==> flow/design.v <==
module jitter_clr(
    input clk,
    input button,
    output button_clean);
    reg [23:0] cnt;
    always@(posedge clk)
    begin
        if(button == 1'b0)
            cnt <= 24'h000000;
        else if(cnt < 24'h800000)
            cnt <= cnt + 1'b1;
    end
    assign button_clean = cnt[23];
endmodule
module signal_edge(
    input clk,
    input button,
    output button_redge);
    reg button_r1, button_r2;
always@(posedge clk)
    button_r1 <= button;
always@(posedge clk)
    button_r2 <= button_r1;
assign button_redge = button_r1 & (~button_r2);
endmodule
module button_control(
    input clk, rst,
    input button_up, button_down, button_right, button_left, button_shoot,
    output up, down, right, left, shoot,
    output reg [7:0] led);
wire button_up_clean;
wire button_down_clean;
wire button_right_clean;
wire button_left_clean;
wire button_shoot_clean;
initial led = 8'b1111_1111;
jitter_clr J0(clk, button_up, button_up_clean);
jitter_clr J1(clk, button_down, button_down_clean);    
jitter_clr J2(clk, button_right, button_right_clean);
jitter_clr J3(clk, button_left, button_left_clean);
jitter_clr J4(clk, button_shoot, button_shoot_clean);
signal_edge S0(clk, button_up_clean, up);
signal_edge S1(clk, button_down_clean, down);
signal_edge S2(clk, button_right_clean, right);
signal_edge S3(clk, button_left_clean, left);
signal_edge S4(clk, button_shoot_clean, shoot);
always @(posedge clk) begin
    if(rst)
        led <= 8'b1111_1111;
    else begin
        if(up)
            led[4] <= ~led[4];
        if(down)
            led[3] <= ~led[3];
        if(left)
            led[2] <= ~led[2];
        if(right) 
            led[1] <= ~led[1];
        if(shoot)
            led[0] <= ~led[0];
    end
end
endmodule  
## Reports on button_control

What the tools print for button_control, step after step.
Lines are those of the file above, counted from 1.
Operators: Yosys type, input widths -> output width; for muxes data width and select width s.
Library cell names are shortened.
Not given: -

- Design top: button_control
- Clock port: clk
- Standard-cell library: sky130hd
- Corner: tt_025C_1v80

## After elaboration

Counts by Yosys on the flattened word-level netlist (proc, flatten, opt, wreduce; memories kept). Register bits leave out memories and registers merged into their read ports (data or address); mux counts leave out enables and synchronous resets folded into registers. Print and check cells are left out. Cells with the same type and inputs are merged into one.

- Equality and inequality tests: 0
- $mul: 0
- Muxes and demuxes: 0
- Div/mod/pow operators: 0
- Add/subtract/negate cells: 5
- Order comparisons: 5
- Shift operators: 0
- Bitwise gates (word level): 15
- Reductions and logical operators: 0

Operator list:

| cell | count |
|---|---|
| $add 24x1->24 const B | 5 |
| $lt 24x24->1 const B | 5 |
| $not 1->1 | 10 |
| $and 1x1->1 | 5 |

- Memory bits (writable): 0
- Output and inout bits: 13
- Cells after elaboration: 45
- Flip-flop bits (word level): 135
- Bits in latches: 0
- Memories: 0
- Memory bits (read-only): 0
- Word width x clocked read ports: 0
- Bits of input ports: 7

## Longest topological paths

Depth = most cells in a row (Yosys ltp): at word level without a register or memory, in the mapped netlist without a sequential cell, where the memories' decode and read muxes count.

- Word-level depth: 2
- ABC_AREA: 0
- Mapped depth: 6

## Netlist

The flow's flattened synthesis, as Yosys stat reports it; memories are mapped. The netlist is that of the ABC_AREA named above (0 if unset); the other value can give another one.
Totals and module areas in this step are rounded.

- Area of sequential cells: 2700 um^2
- Chip area (Yosys): 5860 um^2
- Flip-flop cells: 135
- Mapped cells: 654
- Buffer cells: 28

Cells by type:

| cell type | count |
|---|---|
| dfxtp_1 | 135 |
| xnor2_1 | 34 |
| xor2_1 | 34 |
| nor2_1 | 70 |
| nand4_1 | 33 |
| nand3_1 | 38 |
| a21oi_1 | 34 |
| nand2_1 | 42 |
| or3_1 | 24 |
| and4_1 | 15 |
| o21ai_0 | 25 |
| mux2i_1 | 10 |
| or4_1 | 13 |
| nor4_1 | 15 |
| clkbuf_1 | 24 |
| o31ai_1 | 10 |
| nand2b_1 | 11 |
| ha_1 | 5 |

Not listed: further types 24, cells in them 82.
By module: a second synthesis without flattening, with its own total; a netlist apart from the flattened one above.

- Cells (unflattened synthesis): 644
- Area total of the unflattened synthesis: 5930 um^2

Rows give one instance, submodules left out.

By module:

| module | area (um^2) | cells | instances |
|---|---|---|---|
| jitter_clr | 1090 | 122 | 5 |
| signal_edge | 53.8 | 3 | 5 |
| button_control | 201 | 19 | 1 |

## Path before layout

OpenSTA on the mapped netlist: ideal clock, no wires. The path of least setup slack (recovery checks aside). Input and output delay are each 20% of the period. Register names are those of the netlist, which keeps one name where synthesis merged equal registers.

- Path type: reg-to-reg
- Start: register J1.cnt[0]
- End: register J1.cnt[20]
- Clock period: 2.73 ns
- Path slack: 0.932 ns
- Delay of the path: 1.799 ns
- Stages: 7
- Data arrival time: 1.728 ns
- Setup time: 0.071 ns
- Synthesis period reached: 1.798 ns

"delay of the path" is the arrival time less input delay plus setup time.
"stages": output pins that drive a net of the path, with the launching flip-flop's if there is one; two outputs of one cell count as two.
"synthesis period reached" = period - worst setup slack (recovery checks aside). The figure is calculated, with input and output delays left at 20% of the set period.
The rows between start and end are the longest chain of elaborated cells between them; the timing report does not say that the signal goes this way. Where chains are equally long, one stands for them.
Each line given opens the expression or statement behind the cell; cells for indexed reads and writes are added by Yosys, which also makes memories of some case tables.

- Path through: dfxtp_1 > ha_1 > nand3b_1 > or3_1 > buf_6 > or4_1 > a21oi_1
- Cells in the longest elaborated chain: 1

RTL lines, path post-synthesis:

| element | RTL line | text |
|---|---|---|
| start: declaration | 5 | `reg [23:0] cnt;` |
| start: assignment | 9 | `cnt <= 24'h000000;` |
| start: assignment | 11 | `cnt <= cnt + 1'b1;` |
| $add 24x1->24 | 11 |  |
| end: assignment | 9 |  |
| end: assignment | 11 |  |
| end: declaration | 5 |  |

## Timing after layout

From the final timing report of job 1: the path of least setup slack in the routed layout; clock arrival at registers is part of the times.

- Path type: reg-to-reg
- Start: register J1.cnt[0]
- End: register J1.cnt[20]
- Data arrival time: 2.05 ns
- Clock period: 1.79 ns
- Setup time: 0.06 ns
- Path slack: 0.08 ns
- Stages: 6

The rows between start and end are the longest chain of elaborated cells between them; the timing report does not say that the signal goes this way. Where chains are equally long, one stands for them.

- Path through: dfxtp_2 > ha_2 > nand3b_1 > or3_4 > or4_1 > a21oi_1
- Cells in the longest elaborated chain: 1

RTL lines, path after layout:

| element | RTL line | text |
|---|---|---|
| start: declaration | 5 | `reg [23:0] cnt;` |
| start: assignment | 9 | `cnt <= 24'h000000;` |
| start: assignment | 11 | `cnt <= cnt + 1'b1;` |
| $add 24x1->24 | 11 |  |
| end: assignment | 9 |  |
| end: assignment | 11 |  |
| end: declaration | 5 |  |

Data sheet: physical implementation of button_control

Module button_control, platform sky130hd: 2 stored runs of the flow (Yosys, OpenROAD) with differing settings, in no particular order. Input and output delays are each 20% of the period that was set; the output load is 0.01 pF.
"clock period achieved" is the run's clock period less its worst setup slack. It is reckoned from that one timing run; input and output delays stay at 20% of the period that was set.
"time used up by the worst setup path" is the time allowed to the run's worst setup path (the clock period less input and output delay, where it has them) less its slack. Clock arrival times count: a late capture clock shortens it, a late launch clock lengthens it.
"power" is the tool's figure for a default switching activity; nothing was simulated.
Results are given in rounded form.
A setting shown as n/a is not set for that run.

| name | job 1 | job 2 |
|---|---|---|
| period_ns | 1.79 | 1.2 |
| CAP_MARGIN | 20 | 30 |
| CORE_MARGIN | 2 | 4 |
| CORE_UTILIZATION | 40 | 20 |
| SLEW_MARGIN | 20 | 40 |
| PLACE_DENSITY | n/a | 0.7 |
| ABC_AREA | n/a | 1 |
| GPL_ROUTABILITY_DRIVEN | n/a | 1 |
| CTS_CLUSTER_SIZE | n/a | 10 |
| MAX_ROUTING_LAYER | n/a | met4 |
| time used up by the worst setup path (ns) | 1.71 | 1.30 |
| class of the worst setup path | reg-to-reg | reg-to-reg |
| clock period achieved (ns) | 1.708 | 1.302 |
| utilization in the final report (%) | 49.0 | 31.0 |
| die footprint (um^2) | 15600 | 35700 |
| worst hold slack (ns) | 0.344 | 0.356 |
| power (uW) | 6650 | 10300 |
| standard-cell area after layout (um^2) | 7070 | 9920 |
| total negative slack (ns) | 0.000 | -1.05 |
| worst setup slack after layout (ns) | 0.082 | -0.102 |
| synthesis area (um^2) | 5860 | 6550 |
